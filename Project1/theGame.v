==> flow/design.v <==
module theGame(qmode,Done,LoadGRBPattern,ShiftPattern,StartCoding,
          ClrCounter,IncCounter,ShipGRB,theBit,bdone,Count,NumLEDs,clk,reset,allDone);
	output	[1:0]	qmode;
	output	allDone, Done, LoadGRBPattern, ShiftPattern, StartCoding, ClrCounter, IncCounter;
	input	ShipGRB, theBit, bdone;
	input   [7:0]	Count;
	input   [3:1] NumLEDs;
	input		clk, reset;
  reg	     	S, nS;
	parameter	SSHIPRET=1'b0, SSHIPGRB=1'b1;
  reg      [7:0]   COMPAREVAL;
  reg      [14:0]  rCount;   
	always @(posedge clk)
		if(reset)
			S <= SSHIPRET;
		else
			S <= nS;
	always @(S, ShipGRB, bdone, Count)
		case(S)
			SSHIPRET:  nS = ShipGRB ? SSHIPGRB : SSHIPRET;
			SSHIPGRB:  nS = (bdone && (Count==COMPAREVAL)) ? SSHIPRET : SSHIPGRB;
			default:   nS = SSHIPRET;
		endcase
	assign LoadGRBPattern = (S==SSHIPRET)&&ShipGRB;
	assign ClrCounter     = (S==SSHIPRET)&&ShipGRB;
	assign StartCoding    = (S==SSHIPRET)&&ShipGRB;
	assign ShiftPattern   = (S==SSHIPGRB)&&bdone;
	assign IncCounter     = (S==SSHIPGRB)&&bdone;
	assign qmode          = (S==SSHIPRET) ? 2'b10 : {1'b0,theBit};
	assign Done           = (S==SSHIPGRB)&&bdone&&(Count==COMPAREVAL);
	assign allDone        = (S==SSHIPRET)&&(rCount==15'd28100);  
  always @(NumLEDs)
    case(NumLEDs)   
      3'b001:  COMPAREVAL = 23;   
      3'b010:  COMPAREVAL = 47;   
      3'b011:  COMPAREVAL = 71;   
			3'b100:  COMPAREVAL = 95;   
      3'b101:  COMPAREVAL = 119;  
      default: COMPAREVAL = 23;   
    endcase
  always @(posedge clk)
  begin
    if(reset || Done)   
      rCount <= 0;
    else if (S==SSHIPRET)
      rCount <= rCount+1; 
    else rCount <= rCount;
  end
endmodule
# Reports on theGame
# The steps from the RTL of theGame to its reports follow in flow order.
# Lines are those of the file above, counted from 1.
# Operators: Yosys type, input widths -> output width; for muxes data width and select width s.
# Library cell names are shortened.
# Not given: -
dict set report inputs {
  top {theGame}
  clock_port {clk}
  lib {sky130hd}
  pvt_corner {tt_025C_1v80}
}

# After elaboration
# Counts by Yosys on the flattened word-level netlist (proc, flatten, opt, wreduce; memories kept). Register bits leave out memories and registers merged into their read ports (data or address); mux counts leave out enables and synchronous resets folded into registers. Print and check cells are left out. Cells with the same type and inputs are merged into one.
dict set report bits {
  inputBits 16
  wordCells 21
  ff_bits 16
}
dict set report classes {
  equal 6
  bitwise 1
  reduce_logical 6
  mux 5
  addsub 1
}
# cell count
set ops {}
lappend ops {{$pmux 7 s4} 1}
lappend ops {{$add 15x1->15 const B} 1}
lappend ops {{$eq 15x15->1 const B} 1}
lappend ops {{$eq 8x8->1} 1}
lappend ops {{$eq 3x2->1 const B} 2}
lappend ops {{$eq 3x3->1 const B} 2}
lappend ops {{$logic_and 1x1->1} 5}
lappend ops {{$pmux 1 s2} 1}
lappend ops {{$mux 2} 1}
lappend ops {{$mux 1} 2}
lappend ops {{$logic_or 1x1->1} 1}
lappend ops {{$not 1->1} 1}

# Longest topological paths
# Depth = most cells in a row (Yosys ltp): at word level without a register or memory, in the mapped netlist without a sequential cell, where the memories' decode and read muxes count.
dict set report depth {
  depth_word 6
  abc_area 0
  mapped_depth 6
  ltp_nobuf 5
}

# Netlist
# Yosys stat after the flow's synthesis: flattened, memories mapped to cells. It holds for the ABC_AREA given above (unset counts as 0); a run with the other value may have another netlist.
# Totals and module areas in this step are rounded.
dict set report mapped {
  seq_area_mm2 0.0003203
  ff_cells 16
  area_mm2 0.001036
  cell_count 119
  n_buf 6
}
# cell_type count type_area_um2
set types {}
lappend types {dfxtp_1 16 320.307}
lappend types {xnor2_1 11 96.342}
lappend types {a21oi_1 15 75.072}
lappend types {buf_4 4 30.029}
lappend types {inv_1 8 30.029}
lappend types {a32oi_4 1 27.526}
lappend types {xor2_1 3 26.275}
lappend types {ha_1 2 25.024}
lappend types {nor2b_1 4 25.024}
lappend types {nor3_1 5 25.024}
lappend types {nor4_1 4 25.024}
lappend types {nand3b_1 3 22.522}
lappend types {nor2_1 6 22.522}
lappend types {nand3_1 4 20.019}
lappend types {nand4_1 3 18.768}
lappend types {and2b_2 2 17.517}
lappend types {nand4b_1 2 17.517}
lappend types {buf_8 1 15.014}
# Other cell types: 22; their cells: 25.

# Path before layout
# Source: OpenSTA report_checks on the synthesized netlist (no wires, ideal clock, input and output delay 20% of the period each), path of least setup slack; recovery checks are left aside. Register names are those of the netlist, which keeps one name where synthesis merged equal registers.
dict set report synth_timing {
  path_type {register -> output}
  from {register S}
  to {output Done}
  t_required_ns 1.344
  stages 6
  period_ns 1.68
  t_arrival_ns 1.399
  delay_ns 1.399
  path_slack_ns -0.055
  out_delay_ns 0.336
  t_first_pin_ns 0.000
  synth_period_reached_ns 1.735
}
# "delay_ns" = arrival - input delay + setup time.
# A path that ends at an output port has no setup time.
# "stages": output pins that drive a net of the path, with the launching flip-flop's if there is one; two outputs of one cell count as two.
# "synth_period_reached_ns" is the clock period less the worst setup slack; recovery checks do not enter. This is arithmetic on one report: input and output delays are still those of the set period (20% each).
# The rows between start and end are the longest chain of elaborated cells between them; the timing report does not say that the signal goes this way. Where chains are equally long, one stands for them.
# A line is the first line of the expression or statement that the cell stems from. Yosys adds cells for indexed reads and writes and turns some case tables into memories.
dict set report synth_via {
  cell_sequence {dfxtp_1 buf_4 and2_2 nand4_1 or3_1 a211oi_1}
  elab_chain_len 2
  cells_between 2
  cone_classes {reduce/logical (2)}
}
# element line
set synth_lines {}
lappend synth_lines {{start, declared} 9} ;# reg S, nS;
lappend synth_lines {{start, assigned} 15} ;# S <= SSHIPRET;
lappend synth_lines {{start, assigned} 17} ;# S <= nS;
lappend synth_lines {{$logic_and 1x1->1 (2 in a row)} 30}
lappend synth_lines {{end, declared} 4} ;# output allDone, Done, LoadGRBPattern, ShiftPattern, StartCoding, ClrCounter, IncCounter;
# Some nets on the timed path still bear RTL names; the line given drives or declares the net.
# net line
set synth_named_nets {}
lappend synth_named_nets {IncCounter 28} ;# assign IncCounter = (S==SSHIPGRB)&&bdone;

# Timing after layout
# From the final timing report of stored run 2: the path of least setup slack in the routed layout; clock arrival at registers is part of the times.
dict set report layout_timing {
  path_type {register -> output}
  from {register S}
  to {output Done}
  t_arrival_ns 1.45
  stages 6
  path_slack_ns -0.26
  t_first_pin_ns 0.26
  period_ns 1.48
  t_required_ns 1.18
  out_delay_ns 0.30
}
# The rows between start and end are the longest chain of elaborated cells between them; the timing report does not say that the signal goes this way. Where chains are equally long, one stands for them.
dict set report layout_via {
  cell_sequence {dfxtp_2 and2_4 nand4_1 or3_1 a211oi_2 buf_2}
  elab_chain_len 2
  cells_between 2
  cone_classes {reduce/logical (2)}
}
# element line
set layout_lines {}
lappend layout_lines {{start, declared} 9} ;# reg S, nS;
lappend layout_lines {{start, assigned} 15} ;# S <= SSHIPRET;
lappend layout_lines {{start, assigned} 17} ;# S <= nS;
lappend layout_lines {{$logic_and 1x1->1 (2 in a row)} 30}
lappend layout_lines {{end, declared} 4} ;# output allDone, Done, LoadGRBPattern, ShiftPattern, StartCoding, ClrCounter, IncCounter;

; Measured results for theGame: 2 stored runs of the Yosys and OpenROAD flow on sky130hd. The settings differ; the order carries no meaning. The constraints put input and output delay at 20% of the set period each and load the outputs with 0.01 pF.
; "achievedPeriod_ns" = clock period - worst setup slack. The figure is calculated, with input and output delays left at 20% of the set period.
; By "worst_path_time_ns" is meant the share of the clock period that the worst setup path is allowed (20% is reserved at inputs, 20% at outputs), minus its slack. Clock arrival times at its registers enter into it.
; "final_power_mw": no workload was simulated; the value follows from the tool's default switching activity.
; The results are shown rounded.

[stored run 1: settings]
period_ns = 1.63
CORE_UTILIZATION = 48
SETUP_SLACK_MARGIN = 0.38
PLACE_DENSITY = 0.42
HOLD_SLACK_MARGIN = 0.05
CORE_ASPECT_RATIO = 0.68
CORE_MARGIN = 7
CELL_PAD_IN_SITES_GLOBAL_PLACEMENT = 2
ABC_AREA = 0
SLEW_MARGIN = 5
MAX_ROUTING_LAYER = met4
CAP_MARGIN = 20
[stored run 1: results]
outcome = unfinished; error GPL-0301 in placement

[stored run 2: settings]
period_ns = 1.48
CORE_UTILIZATION = 23
PLACE_DENSITY_LB_ADDON = 0.24
GPL_ROUTABILITY_DRIVEN = 1
CTS_CLUSTER_SIZE = 91
CTS_CLUSTER_DIAMETER = 294
CAP_MARGIN = 0
MIN_ROUTING_LAYER = met1
CORE_MARGIN = 2
SLEW_MARGIN = 20
[stored run 2: results]
worst_path_time_ns = 1.45
timing.worst_path_kind = register -> output
worstSetupSlack_ns = -0.264
timing.setup.tns_ns = -2.449
final_die_area_mm2 = 0.005057
final_power_mw = 1.517
post_route_stdcell_area_mm2 = 0.001951
synthesis_area_mm2 = 0.001036
achievedPeriod_ns = 1.744
