==> flow/design.v <==
module ColorCounter(Count,IncCounter,SetZero,clk,reset);  
	output 	[7:0]Count;        
	input	IncCounter;                   
	input	SetZero;					 
	input 	clk, reset;                  
	reg [7:0]  Count, nCount = 8'b00000000;   
	always@(negedge reset)						 
	begin 											 
		Count <= 8'b00000000;                            
		nCount <= 8'b00000000;                           
	end
	always@(SetZero)						 
	begin 											 
		Count <= 8'b00000000;                            
		nCount <= 8'b00000000;                           
	end
	always@(posedge clk)     
	begin                                   
		if(IncCounter)                                 
			begin                                             
				nCount <= Count + 8'b00000001;                   
			end
		Count <= nCount;                               
	end                                     
endmodule
module Mux4Machine(muxd,adrive,Play1,Play2,clk,reset,manReset);
  output [3:0] muxd;  
  output [3:0] adrive;   
  input 	Play1, Play2;
  input     clk, reset, manReset;
  wire [7:0] Numberzz1, Numberzz2;
  reg    [3:0] muxd, adrive;
  parameter NUMSVAR=20;
  reg    [NUMSVAR:1] nS, S;  
  ColorCounter Player2 (Numberzz2,Play2,manReset,clk,reset);
  ColorCounter Player1 (Numberzz1,Play1,manReset,clk,reset);
  always@(posedge clk)
  begin
    if (reset) 
        begin
            S <= 0;
            nS <= 0;
        end
    S <= nS;
    nS <= S + 1;
  end
  always @(S[NUMSVAR:NUMSVAR-1] or Numberzz1 or Numberzz2)
  begin
    case(S[NUMSVAR:NUMSVAR-1])
        2'b11: begin muxd <= Numberzz1[3:0]; adrive=(4'b0111); end
        2'b10: begin muxd <= 4'b0000; adrive=(4'b1011); end
        2'b01: begin muxd <= 4'b0000; adrive=(4'b1101); end
        2'b00: begin muxd <= Numberzz2[3:0]; adrive=(4'b1110); end
        default: begin muxd <= 4'b0000; adrive=4'b1111; end
    endcase
  end
endmodule
# Reports on Mux4Machine
# Tool output for the design above, in the order of the flow.
# Lines are those of the file above, counted from 1.
# Not given: n/a
dict set report inputs {
  top_module {Mux4Machine}
  clock {clk}
  lib {sky130hd}
  corner {tt_025C_1v80}
}

# Elaborated design
# Counts by Yosys on the flattened word-level netlist (proc, flatten, opt, wreduce; memories kept). Register bits leave out memories and registers merged into their read ports (data or address); mux counts leave out enables and synchronous resets folded into registers. Print and check cells are left out. Cells with the same type and inputs are merged into one.
dict set report bits {
  out_inout_bits 8
  ff_bits 40
  wordCells 10
  input_bits 5
}
dict set report op_classes {
  add_sub_neg 1
  reduce_and_logical 2
  mux 2
  equal 3
}
# operator n
set ops {}
lappend ops {{adder 20 x 1 -> 20 bit with constant B} 1}
lappend ops {{parallel mux 4 bit (select 4 bit)} 1}
lappend ops {{== test 2 bit with constant B} 2}
lappend ops {{OR reduction 4 bit} 1}
lappend ops {{2-to-1 mux 4 bit} 1}
lappend ops {{== test 2 x 1 -> 1 bit with constant B} 1}
lappend ops {{logical NOT 2 bit} 1}

# Depth
# Longest topological path by Yosys (ltp), each cell counted once; first at word level (registers and memories cut), then after technology mapping (sequential cells cut; the memories' decode and read muxes count).
dict set report logic_depth {
  depth_word 3
  ABC_AREA 0
  depth_mapped 5
  depth_no_buf 5
}

# Synthesis result
# Source: synth_stat.txt of the flow (Yosys; design flattened, memories mapped). It holds for the ABC_AREA given above (unset counts as 0); a run with the other value may have another netlist.
# The area totals of this step are shown rounded.
# cell n type_area_um2
set types {}
lappend types {sky130_fd_sc_hd__dfxtp_1 40 800.768}
lappend types {sky130_fd_sc_hd__xnor2_1 10 87.584}
lappend types {sky130_fd_sc_hd__xor2_1 8 70.067}
lappend types {sky130_fd_sc_hd__buf_4 4 30.029}
lappend types {sky130_fd_sc_hd__nand2_1 7 26.275}
lappend types {sky130_fd_sc_hd__nand3_1 5 25.024}
lappend types {sky130_fd_sc_hd__nand3_2 2 20.019}
lappend types {sky130_fd_sc_hd__nor3_2 2 20.019}
lappend types {sky130_fd_sc_hd__and3_1 3 18.768}
lappend types {sky130_fd_sc_hd__nand4_1 3 18.768}
lappend types {sky130_fd_sc_hd__and4_1 2 17.517}
lappend types {sky130_fd_sc_hd__ha_1 1 12.512}
lappend types {sky130_fd_sc_hd__nand2b_1 2 12.512}
lappend types {sky130_fd_sc_hd__nor2_1 3 11.261}
lappend types {sky130_fd_sc_hd__or4_4 1 11.261}
lappend types {sky130_fd_sc_hd__nor4b_1 1 8.758}
lappend types {sky130_fd_sc_hd__and3_2 1 7.507}
lappend types {sky130_fd_sc_hd__and2_1 1 6.256}
# Not listed: further types 4, cells in them 4.
dict set report synth_totals {
  mapped_cells 100
  area_um2 1220
  buffers 4
  seqArea_um2 801
  ffs 40
}
# The figures by module come from a second, unflattened synthesis with its own total; it is not the netlist above.
dict set report unflattened {
  cells_unflattened 118
  hier_area_um2 1350
}
# Each row is one instance without its submodules.
# mod mod_area_um2 cells seq_area_um2 instances
set modules {}
lappend modules {Mux4Machine 1220 100 801 1}
lappend modules {ColorCounter 63.8 9 0.0 2}

# Timing after synthesis
# Source: OpenSTA report_checks on the synthesized netlist (no wires, ideal clock, input and output delay 20% of the period each), path of least setup slack; recovery checks are left aside. Register names are those of the netlist, which keeps one name where synthesis merged equal registers.
dict set report synth_timing {
  kind {register -> register}
  start {register S[1]}
  end {register nS[17]}
  slack_ns -0.118
  arrival_time_ns 1.360
  path_stages 6
  setup_ns 0.118
  required_time_ns 1.242
  tclk_ns 1.36
  path_delay_ns 1.478
  path_buffers 0
  launch_ns 0.000
  synth_period_reached_ns 1.478
}
# "path_delay_ns" is the arrival time less input delay plus setup time.
# "path_stages": output pins that drive a net of the path, with the launching flip-flop's if there is one; two outputs of one cell count as two.
# "synth_period_reached_ns" = period - worst setup slack (recovery checks aside). The figure is calculated, with input and output delays left at 20% of the set period.
# Between the ends stands the longest chain of elaborated cells between them, by number of cells; it is not shown to be the way that was timed. Of several equally long chains one is given.
# A line is the first line of the expression or statement that the cell stems from. Yosys adds cells for indexed reads and writes and turns some case tables into memories.
dict set report synth_via {
  cell_sequence {sky130_fd_sc_hd__dfxtp_1 sky130_fd_sc_hd__ha_1 sky130_fd_sc_hd__and4_1 sky130_fd_sc_hd__nor4b_1 sky130_fd_sc_hd__nand4_1 sky130_fd_sc_hd__xnor2_1}
  elab_chain_cells 1
  cells_between 1
  lines_between 1
  classes_between {1 x add/sub}
}
# element line_no
set synth_lines {}
lappend synth_lines {{start: declaration} 34} ;# reg    [NUMSVAR:1] nS, S;
lappend synth_lines {{start: assignment} 41} ;# S <= 0;
lappend synth_lines {{start: assignment} 44} ;# S <= nS;
lappend synth_lines {{adder 20 x 1 -> 20 bit} 45} ;# nS <= S + 1;
lappend synth_lines {{end: assignment} 42} ;# nS <= 0;
lappend synth_lines {{end: assignment} 45}
lappend synth_lines {{end: declaration} 34}

# Worst path after layout
# From the final timing report of flow run A: the path of least setup slack in the routed layout; clock arrival at registers is part of the times.
dict set report layout_timing {
  kind {register -> output}
  start {register S[19]}
  end {output port adrive[0]}
  path_stages 3
  out_delay_ns 0.54
  path_buffers 1
  required_time_ns 2.18
  launch_ns 0.33
  tclk_ns 2.72
  slack_ns 0.70
  arrival_time_ns 1.48
}
# Between the ends stands the longest chain of elaborated cells between them, by number of cells; it is not shown to be the way that was timed. Of several equally long chains one is given.
dict set report layout_via {
  cell_sequence {sky130_fd_sc_hd__dfxtp_1 sky130_fd_sc_hd__or2_2 sky130_fd_sc_hd__clkdlybuf4s50_1}
  elab_chain_cells 2
  cells_between 5
  lines_between 1
  classes_between {3 x eq/ne; 1 x mux; 1 x reduce/logical}
}
# element line_no
set layout_lines {}
lappend layout_lines {{start: declaration} 34} ;# reg    [NUMSVAR:1] nS, S;
lappend layout_lines {{start: assignment} 41} ;# S <= 0;
lappend layout_lines {{start: assignment} 44} ;# S <= nS;
lappend layout_lines {{logical NOT 2 bit} 49} ;# case(S[NUMSVAR:NUMSVAR-1])
lappend layout_lines {{parallel mux 4 bit (select 4 bit)} 49}
lappend layout_lines {{end: declaration} 28} ;# output [3:0] adrive;

# Stored flow runs of Mux4Machine (2 of them; Yosys, OpenROAD, sky130hd). They differ in their settings and are not a sequence. Constraints: input delay and output delay 20% of the set period each, output load 0.01 pF.
# "achieved_clock_period_ns": clock period set for the run, less the worst setup slack. It is reckoned from that one timing run; input and output delays stay at 20% of the period that was set.
# "fin_power_uw" is the tool's figure for a default switching activity; nothing was simulated.
# The measured numbers are rounded.
run="flow run A" settings period_ns=2.72 CORE_UTILIZATION=35 SETUP_SLACK_MARGIN=-0.13 PLACE_DENSITY_LB_ADDON=0.1 HOLD_SLACK_MARGIN=0.03 CELL_PAD_IN_SITES_GLOBAL_PLACEMENT=0 CTS_CLUSTER_DIAMETER=83 CAP_MARGIN=5 MAX_ROUTING_LAYER="met5" CORE_MARGIN=2 SLEW_MARGIN=20
run="flow run A" results ws_hold_ns=0.335 ws_setup_ns=0.696 final_setup_tns_ns=0.000 design_die_area_um2=3990 fin_power_uw=888 achieved_clock_period_ns=2.024 finalCellArea_um2=1360 synthesis_area_um2=1220
run="flow run B" settings period_ns=1.79 SETUP_SLACK_MARGIN=0.17 CAP_MARGIN=20 CORE_MARGIN=2 CORE_UTILIZATION=40 SLEW_MARGIN=20
run="flow run B" results fin_power_uw=1370 final_setup_tns_ns=0.000 achieved_clock_period_ns=1.592 design_die_area_um2=3520 ws_hold_ns=0.334 ws_setup_ns=0.198 finalCellArea_um2=1390 synthesis_area_um2=1220
